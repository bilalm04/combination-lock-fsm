==> flow/design.v <==
module combinationLock(correct, clock, enter, change, resetn, alarm, new, open);
	input clock, resetn, enter, change, correct;
	output alarm, new, open;
	reg[2:0] y, Y;
	parameter A = 3'b000, B = 3'b001, C = 3'b010, D = 3'b011, E = 3'b100;  
	always @(y, enter, change, correct)
	begin
		case(y)
			A: if (correct == 1 & enter == 1) Y = B;
				else if (correct == 0 & (enter == 1 | change == 1)) Y = C;
				else if (correct == 1 & change == 1) Y = E;
				else Y = A;
			B: if (enter == 1) Y = A;
				else Y = B;
			C: if (correct == 1 & enter == 1) Y = B;
				else if (correct == 0 & (enter == 1 | change == 1)) Y = D;
				else Y = C;
			D: Y = D;
			E: if (enter == 1 | change == 1)
					Y = A;
				else Y = E;
			default: Y = 3'bxxx;
		endcase
	end
	always @(posedge clock, negedge resetn)
	begin
		if (resetn == 0)
			y <= A;
		else 
			y <= Y;
	end
	assign open = (y == B);
	assign new = (y == E);
	assign alarm = (y == D);
endmodule
module comparator(A, B, s);
	input [3:0] A, B;
	output reg s;
	always @(A, B)
	begin
		if (A == B)
			s = 1;
		else
			s = 0;
	end
endmodule
module hex7seg(hex, leds);
	input [1:0] hex;
	output reg [0:6] leds;
	always @(hex)
		case(hex)
			0: leds = 7'b1111110;  
			1: leds = 7'b0001000;  
			2: leds = 7'b1101010;  
			3: leds = 7'b0000001;  
		endcase
endmodule
module main(X, clock, resetn, enter, change, leds);
   input clock, resetn, enter, change;
   input [3:0] X;
	output [0:6] leds;
	reg [1:0] hex;
	wire correct;
   wire alarm, new, open;
   wire enter_pulse, change_pulse;
	wire[3:0] combination;
	register combination_storage(X, clock, new, resetn, combination);
	comparator check_combination(X, combination, correct);
   inputConditioning enter_conditioning(clock, enter, enter_pulse);
   inputConditioning change_conditioning(clock, change, change_pulse);
   combinationLock lock(correct, clock, enter_pulse, change_pulse, resetn, alarm, new, open);
	always @(alarm, new, open)
	begin
		if (alarm == 1)
			hex <= 2'b01;
		else if (open == 1)
			hex <= 2'b11;
		else if (new == 1)
			hex <= 2'b10;
		else
			hex <= 2'b00;
	end
	hex7seg sevenseg(hex, leds);
endmodule
module inputConditioning(Clock, a, a_pulse);
input Clock, a;
output a_pulse;
reg [2:1] y, Y;
parameter [2:1] A = 2'b00, B = 2'b01, C = 2'b10;
always @(a, y)
	case (y)
		A: if (a) 	Y = B;
			else 		Y = A;
		B: if (a) 	Y = C;
			else 		Y = A;
		C: if (a) 	Y = C;
			else 		Y = A;
		default: 	Y = 2'bxx;
endcase
always @(posedge Clock)
	y <= Y;
assign a_pulse = (y == B);
endmodule
module register(D, clock, enable, resetn, Q);
input [3:0] D;
input clock, resetn, enable;
output reg [3:0] Q;
always @(posedge clock, negedge resetn)
if (resetn == 0)
	Q <= 4'b0110;
else if (enable == 1)
	Q <= D;
endmodule
# Step by step through the tools: main
# What the tools print for main, step after step.
# Line numbers count from 1 in the design file above.
# Operators: Yosys type, input widths -> output width; for muxes data width and select width s.
# Library cell names are shortened.
# A cell with -- has no value.
dict set report setup {
  top_module {main}
  clock {clock}
  lib {sky130hd}
  corner {tt_025C_1v80}
}

# Word level
# Counts by Yosys on the flattened word-level netlist (proc, flatten, opt, wreduce; memories kept). Register bits leave out memories and registers merged into their read ports (data or address); mux counts leave out enables and synchronous resets folded into registers. Print and check cells are left out. Cells with the same type and inputs are merged into one.
dict set report classes {
  addsub 0
  n_mul 0
  div_mod_pow 0
  cmp 0
  n_eq 12
  n_shift 0
  muxes 19
  bitwise 5
  reduce_logical 6
}
# op n
set op_table {}
lappend op_table {{$pmux 7 s4} 1}
lappend op_table {{$pmux 3 s5} 1}
lappend op_table {{$mux 3} 5}
lappend op_table {{$mux 2} 5}
lappend op_table {{$eq 2x2->1 const B} 4}
lappend op_table {{$pmux 2 s2} 2}
lappend op_table {{$eq 2x1->1 const B} 3}
lappend op_table {{$logic_not 2->1} 3}
lappend op_table {{$eq 3x2->1 const B} 2}
lappend op_table {{$mux 1} 5}
lappend op_table {{$reduce_or 2->1} 2}
lappend op_table {{$eq 4x4->1} 1}
lappend op_table {{$and 1x1->1} 3}
lappend op_table {{$eq 3x1->1 const B} 1}
lappend op_table {{$eq 3x3->1 const B} 1}
lappend op_table {{$logic_not 3->1} 1}
lappend op_table {{$or 1x1->1} 1}
lappend op_table {{$not 1->1} 1}
dict set report bits {
  regBits 11
  latch_bits 0
  ramBits 0
  rom_bits 0
  clocked_rd_ports_x_width 0
  mem_count 0
  out_inout_bits 7
  word_cells 46
}

# Longest topological paths
# Yosys ltp: most cells in a row. Word level: on the elaborated netlist, between registers, memories and ports. Mapped: between sequential cells and ports; inverters and the memories' decode and read muxes count.
dict set report logic_depth {
  ltp_word 7
  ABC_AREA 0
  ltp_mapped 5
}

# After synthesis
# The flow's flattened synthesis, as Yosys stat reports it; memories are mapped. The netlist is that of the ABC_AREA named above (0 if unset); the other value can give another one.
# cell n area_total_um2
set types {}
lappend types {dfrtp_1 6 150.144}
lappend types {dfxtp_1 4 80.077}
lappend types {dfstp_2 3 78.826}
lappend types {xnor2_1 4 35.034}
lappend types {mux2_2 3 33.782}
lappend types {ha_1 2 25.024}
lappend types {buf_4 3 22.522}
lappend types {inv_1 5 18.768}
lappend types {nor2b_1 3 18.768}
lappend types {a21o_1 2 15.014}
lappend types {and2_1 2 12.512}
lappend types {mux2_1 1 11.261}
lappend types {nor2_1 3 11.261}
lappend types {a32o_1 1 10.01}
lappend types {mux2i_1 1 10.01}
lappend types {nor3_1 2 10.01}
lappend types {a2bb2oi_1 1 8.758}
lappend types {a21boi_1 1 7.507}
# Not listed: further types 5, cells in them 6.
dict set report mapped {
  cells 53
  synth_area_um2 588.1
  seqArea_um2 309.0
  ffs 13
}
# By module: a second synthesis without flattening, with its own total; a netlist apart from the flattened one above.
dict set report unflattened {
  hier_cells 53
  area_unflattened_um2 615.6
}
# Each row is one instance without its submodules.
# module n_inst n_cells area_um2
set by_module {}
lappend by_module {combinationLock 1 19 219.0}
lappend by_module {register 1 8 147.6}
lappend by_module {inputConditioning 2 6 72.6}
lappend by_module {comparator 1 5 47.5}
lappend by_module {hex7seg 1 7 40.0}
lappend by_module {main 1 2 16.3}

# Timing after synthesis
# OpenSTA on the mapped netlist: ideal clock, no wires. The path of least setup slack (recovery checks aside). Input and output delay are each 20% of the period. Register names are those of the netlist, which keeps one name where synthesis merged equal registers.
dict set report synth_path {
  path_type {register to output}
  startpoint {register lock.y}
  endpoint {output leds[2]}
  period_ns 1.68
  out_delay_ns 0.336
  arrival_time_ns 1.001
  required_time_ns 1.344
  slack_ns 0.343
  delay_ns 1.001
  path_stages 4
  n_path_buf 2
  period_less_setup_slack_ns 1.337
}
# "delay_ns" is the arrival time less input delay plus setup time.
# A path that ends at an output port has no setup time.
# "path_stages" counts driving pins, that of a launching flip-flop among them; a cell with two outputs on the path counts twice.
# "period_less_setup_slack_ns" = period - worst setup slack (recovery checks aside). The figure is calculated, with input and output delays left at 20% of the set period.
# An end named without its bit number is one bit of that signal or, where synthesis recoded a state register, one of its new flip-flops.
dict set report synth_via {
  path_cell_list {dfrtp_1 buf_2 nor3_1 buf_4}
}
# element line
set synth_lines {}
lappend synth_lines {{start, declared} 4} ;# reg[2:0] y, Y;
lappend synth_lines {{start, assigned} 28} ;# y <= A;
lappend synth_lines {{start, assigned} 30} ;# y <= Y;
lappend synth_lines {{end, declared} 61} ;# output [0:6] leds;
# No chain of elaborated cells between the ends is given.
# Some nets on the timed path still bear RTL names; the line given drives or declares the net.
# signal line
set synth_nets {}
lappend synth_nets {leds[4] 51} ;# case(hex)

# Timing after layout
# From the final timing report of run 1: the path of least setup slack in the routed layout; clock arrival at registers is part of the times.
dict set report layout_path {
  path_type {register to output}
  startpoint {register lock.y}
  endpoint {output leds[4]}
  period_ns 2.11
  out_delay_ns 0.42
  arrival_time_ns 1.50
  required_time_ns 1.69
  slack_ns 0.19
  path_stages 3
  n_path_buf 1
}
# An end named without its bit number is one bit of that signal or, where synthesis recoded a state register, one of its new flip-flops.
dict set report layout_via {
  path_cell_list {dfrtp_1 nor3_2 clkdlybuf4s50_1}
}
# element line
set layout_lines {}
lappend layout_lines {{start, declared} 4} ;# reg[2:0] y, Y;
lappend layout_lines {{start, assigned} 28} ;# y <= A;
lappend layout_lines {{start, assigned} 30} ;# y <= Y;
lappend layout_lines {{end, declared} 61} ;# output [0:6] leds;
# No chain of elaborated cells between the ends is given.

; Settings and measured results of 2 stored flow runs for module main (sky130hd), not sorted in any way. The constraints put input and output delay at 20% of the set period each and load the outputs with 0.01 pF.
; "worst_path_time_ns" is the time allowed to the run's worst setup path (the clock period less input and output delay, where it has them) less its slack. Clock arrival times count: a late capture clock shortens it, a late launch clock lengthens it.
; "final_power_w": no workload was simulated; the value follows from the tool's default switching activity.

[run 1: settings]
period_ns = 2.11
CAP_MARGIN = 20
CORE_MARGIN = 2
CORE_UTILIZATION = 40
SLEW_MARGIN = 20
[run 1: results]
final_power_w = 0.0007617
utilization_pct = 56.3
ys_area_um2 = 588.1
worst_setup_slack_ns = 0.190
worst_path_time_ns = 1.50
critical_path_type = register to output
final_die_area_um2 = 1792.7
finish.stdcell_area_um2 = 750.7

[run 2: settings]
period_ns = 0.917
CORE_UTILIZATION = 61
PLACE_DENSITY = 0.92
CORE_ASPECT_RATIO = 0.75
CELL_PAD_IN_SITES_DETAIL_PLACEMENT = 0
TNS_END_PERCENT = 20
GPL_TIMING_DRIVEN = 1
CTS_CLUSTER_SIZE = 66
SLEW_MARGIN = 35
CAP_MARGIN = 20
CORE_MARGIN = 2
[run 2: results]
outcome = not finished: floorplanning ended with error PDN-0185
